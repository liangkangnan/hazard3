==> flow/design.v <==
`default_nettype none
module hazard3_riscv_timer #(
	parameter TICK_IS_NRZ = 0
) (
	input  wire               clk,
	input  wire               rst_n,
	input  wire [15:0]        paddr,
	input  wire               psel,
	input  wire               penable,
	input  wire               pwrite,
	input  wire [31:0]        pwdata,
	output reg  [31:0]        prdata,
	output wire               pready,
	output wire               pslverr,
	input  wire               dbg_halt,
	input  wire               tick,
	output reg                timer_irq
);
localparam ADDR_CTRL      = 16'h0000;
localparam ADDR_MTIME     = 16'h0008;
localparam ADDR_MTIMEH    = 16'h000c;
localparam ADDR_MTIMECMP  = 16'h0010;
localparam ADDR_MTIMECMPH = 16'h0014;
wire tick_event;
generate
if (TICK_IS_NRZ) begin: edge_detect
	wire tick_nrz_sync;
	hazard3_sync_1bit tick_sync_u (
		.clk    (clk),
		.rst_n  (rst_n),
		.i      (tick),
		.o      (tick_nrz_sync)
	);
	reg tick_nrz_prev;
	always @ (posedge clk or negedge rst_n) begin
		if (!rst_n) begin
			tick_nrz_prev <= 1'b0;
		end else begin
			tick_nrz_prev <= tick_nrz_sync;
		end
	end
	assign tick_event = tick_nrz_sync ^ tick_nrz_prev;
end else begin: no_edge_detect
	assign tick_event = tick;
end
endgenerate
reg ctrl_en;
wire tick_now = tick_event && ctrl_en && !dbg_halt;
wire bus_write = pwrite && psel && penable;
wire bus_read = !pwrite && psel && penable;
always @ (posedge clk or negedge rst_n) begin
	if (!rst_n) begin
		ctrl_en <= 1'b1;
	end else if (bus_write && paddr == ADDR_CTRL) begin
		ctrl_en <= pwdata[0];
	end
end
reg [63:0] mtime;
always @ (posedge clk or negedge rst_n) begin
	if (!rst_n) begin
		mtime <= 64'h0;
	end else begin
		if (tick_now)
			mtime <= mtime + 1'b1;
		if (bus_write && paddr == ADDR_MTIME)
			mtime[31:0] <= pwdata;
		if (bus_write && paddr == ADDR_MTIMEH)
			mtime[63:32] <= pwdata;
	end
end
reg  [63:0] mtimecmp;
wire [64:0] cmp_diff = {1'b0, mtime} + {1'b0, mtimecmp} + 65'd1;
always @ (posedge clk or negedge rst_n) begin
	if (!rst_n) begin
		mtimecmp <= 64'h0;
		timer_irq <= 1'b0;
	end else begin
		if (bus_write && paddr == ADDR_MTIMECMP)
			mtimecmp[31:0] <= ~pwdata;
		if (bus_write && paddr == ADDR_MTIMECMPH)
			mtimecmp[63:32] <= ~pwdata;
		timer_irq <= cmp_diff[64];
	end
end
always @ (*) begin
	case (paddr)
	ADDR_CTRL:      prdata = {31'h0, ctrl_en};
	ADDR_MTIME:     prdata = mtime[31:0];
	ADDR_MTIMEH:    prdata = mtime[63:32];
	ADDR_MTIMECMP:  prdata = ~mtimecmp[31:0];
	ADDR_MTIMECMPH: prdata = ~mtimecmp[63:32];
	default:        prdata = 32'h0;
	endcase
end
assign pready = 1'b1;
assign pslverr = 1'b0;
endmodule
## Step by step through the tools: hazard3_riscv_timer

The steps from the RTL of hazard3_riscv_timer to its reports follow in flow order.
Lines are those of the file above, counted from 1.
Library cell names are shortened.
Not given: --

- Top module: hazard3_riscv_timer
- Clock port: clk
- Library: sky130hd
- Timing corner: tt_025C_1v80

## Word-level counts

Yosys after proc, flatten, opt, wreduce and memory -nomap, before mapping. Memory bits, and registers merged into a memory's read port (data or address), are not among the register bits. Print and check cells are not counted. Equal cells are merged and count once.

- Input port bits: 55
- Output and inout bits: 35
- Register bits: 130

- Bitwise gates (word level): 3
- Reduce/logical cells: 13
- Multiplexer cells: 5
- Add/subtract/negate cells: 3
- Equal/unequal tests: 4

Operators with widths:

| operator | count |
|---|---|
| 32-bit parallel mux with 5-bit select | 1 |
| 32-bit two-way mux | 4 |
| 32-bit inverter | 3 |
| 64-bit by 64-bit adder with 65-bit output | 1 |
| 65-bit by 1-bit adder with 65-bit output (second input constant) | 1 |
| 64-bit by 1-bit adder with 64-bit output (second input constant) | 1 |
| 16-bit by 4-bit equality test with 1-bit output (second input constant) | 2 |
| 16-bit by 5-bit equality test with 1-bit output (second input constant) | 2 |
| 16-bit zero test | 1 |
| 1-bit logical AND | 9 |
| 2-bit nonzero test | 2 |
| 1-bit zero test | 1 |

## Logic depth

Depth = most cells in a row (Yosys ltp): at word level without a register or memory, in the mapped netlist without a sequential cell, where the memories' decode and read muxes count.

- Word-level depth: 4
- ABC_AREA: 0
- Depth in mapped cells: 9

## Synthesis result

Source: synth_stat.txt of the flow (Yosys; design flattened, memories mapped). It holds for the ABC_AREA given above (unset counts as 0); a run with the other value may have another netlist.
The area totals of this step are shown rounded.

Cell types:

| cell | count | total area (um2) |
|---|---|---|
| dfrtp_1 | 129 | 3.23E+03 |
| ha_1 | 64 | 800.768 |
| nand2_1 | 148 | 555.533 |
| a21oi_1 | 68 | 340.326 |
| xnor2_1 | 31 | 271.51 |
| xor2_1 | 31 | 271.51 |
| o21ai_1 | 52 | 260.25 |
| nor2_1 | 69 | 258.998 |
| o21ai_0 | 42 | 210.202 |
| buf_6 | 16 | 180.173 |
| a221o_1 | 17 | 170.163 |
| nand3_1 | 34 | 170.163 |
| nand4_1 | 25 | 156.4 |
| o211ai_1 | 19 | 142.637 |
| o21ai_2 | 13 | 113.859 |
| o22ai_1 | 18 | 112.608 |
| clkbuf_1 | 22 | 82.579 |
| and4_1 | 9 | 78.826 |

Other cell types: 33; their cells: 105.

- Flip-flops: 130
- Mapped area: 8100 um2
- Cell count: 912
- Sequential part of the area: 3300 um2

## Timing after synthesis

Path of least setup slack by OpenSTA after synthesis, without wires, with an ideal clock, recovery checks aside; 20% of the period is set as input and as output delay. Where synthesis merged equal registers, the netlist keeps one of their names.

- Path kind: input port to output port
- Start: in paddr[1]
- End: out prdata[11]
- Path slack: 1106 ps
- Data arrival time: 2398 ps
- Path delay: 1522 ps
- External output delay: 876 ps
- Buffers on the path: 3
- Period: 4380 ps
- Input delay: 876 ps
- Driving pins on the path: 7
- Synthesis period reached: 3274 ps

"path delay" is the arrival time less input delay plus setup time.
At an output port there is no setup time.
"driving pins on the path": output pins that drive a net of the path, with the launching flip-flop's if there is one; two outputs of one cell count as two.
"synthesis period reached" = period - worst setup slack (recovery checks aside). The figure is calculated, with input and output delays left at 20% of the set period.
Between the ends stands the longest chain of elaborated cells between them, by number of cells; it is not shown to be the way that was timed. Of several equally long chains one is given.
Each line given opens the expression or statement behind the cell; cells for indexed reads and writes are added by Yosys, which also makes memories of some case tables.

- Cell sequence: nor4_1 > nand4_1 > or3_1 > clkbuf_1 > clkbuf_1 > clkbuf_1 > o211ai_1
- Length of the longest elaborated chain: 2

Ends and longest elaborated chain, after synthesis:

| element | line | RTL |
|---|---|---|
| from (decl) | 7 | `input wire [15:0] paddr,` |
| 16-bit by 5-bit equality test with 1-bit output | 86 | `case (paddr)` |
| 32-bit parallel mux with 5-bit select | 86 |  |
| to (decl) | 12 | `output reg [31:0] prdata,` |

## Path in the finished layout

Path of least setup slack in the final report of entry A (OpenROAD, finished layout, wires in). Where an end is a register, its clock arrival counts in the times.
The report prints the path's times to 10 ps; the period is as set.

- Path kind: input port to output port
- Start: in paddr[15]
- End: out prdata[29]
- External output delay: 520 ps
- Data arrival time: 2310 ps
- Period: 2600 ps
- Path slack: -230 ps
- Driving pins on the path: 11
- Input delay: 520 ps
- Buffers on the path: 7

Between the ends stands the longest chain of elaborated cells between them, by number of cells; it is not shown to be the way that was timed. Of several equally long chains one is given.

- Cell sequence: clkdlybuf4s15_1 > nor3_1 > nand4_1 > buf_4 > buf_6 > nor3_4 > buf_6 > buf_12 > buf_6 > a221o_1 > buf_6
- Length of the longest elaborated chain: 2

Ends and longest elaborated chain, after layout:

| element | line | RTL |
|---|---|---|
| from (decl) | 7 | `input wire [15:0] paddr,` |
| 16-bit by 5-bit equality test with 1-bit output | 86 | `case (paddr)` |
| 32-bit parallel mux with 5-bit select | 86 |  |
| to (decl) | 12 | `output reg [31:0] prdata,` |

hazard3_riscv_timer through Yosys and OpenROAD on sky130hd: 2 stored runs, unordered, with their settings and measured results. The constraints put input and output delay at 20% of the set period each and load the outputs with 0.01 pF.
"achieved clock period": clock period set for the run, less the worst setup slack. It is reckoned from that one timing run; input and output delays stay at 20% of the period that was set.
"time used up by the worst setup path" means the part of the period allowed to the worst setup path (the constraints hold back 20% at inputs and 20% at outputs) less its slack; where the path has registers, the arrival times of their clocks count too.
"time used up by the worst setup path" is known to 10 ps.
The measured numbers are rounded.

### Entry A

Settings: `period_ns=2.6`, `CORE_UTILIZATION=25`, `PLACE_DENSITY=0.77`, `CTS_CLUSTER_SIZE=54`, `CAP_MARGIN=30`, `SLEW_MARGIN=15`, `CORE_MARGIN=2`

- Post-layout utilization: 0.34
- Final setup TNS: -5200 ps
- Die area: 34000 um2
- Achieved clock period: 2832 ps
- Standard-cell area of the final layout: 11000 um2
- Mapped cell area after synthesis: 8100 um2
- Setup slack of the worst path: -230 ps
- Time used up by the worst setup path: 1790 ps
- Worst path kind: input port to output port

### Entry B

Settings: `period_ns=3.21`, `SETUP_SLACK_MARGIN=0.03`, `CAP_MARGIN=20`, `CORE_MARGIN=2`, `CORE_UTILIZATION=40`, `SLEW_MARGIN=20`

- Post-layout utilization: 0.5
- Final setup TNS: 0 ps
- Die area: 21000 um2
- Achieved clock period: 3052 ps
- Standard-cell area of the final layout: 10000 um2
- Mapped cell area after synthesis: 8100 um2
- Setup slack of the worst path: 160 ps
- Time used up by the worst setup path: 1770 ps
- Worst path kind: input port to output port
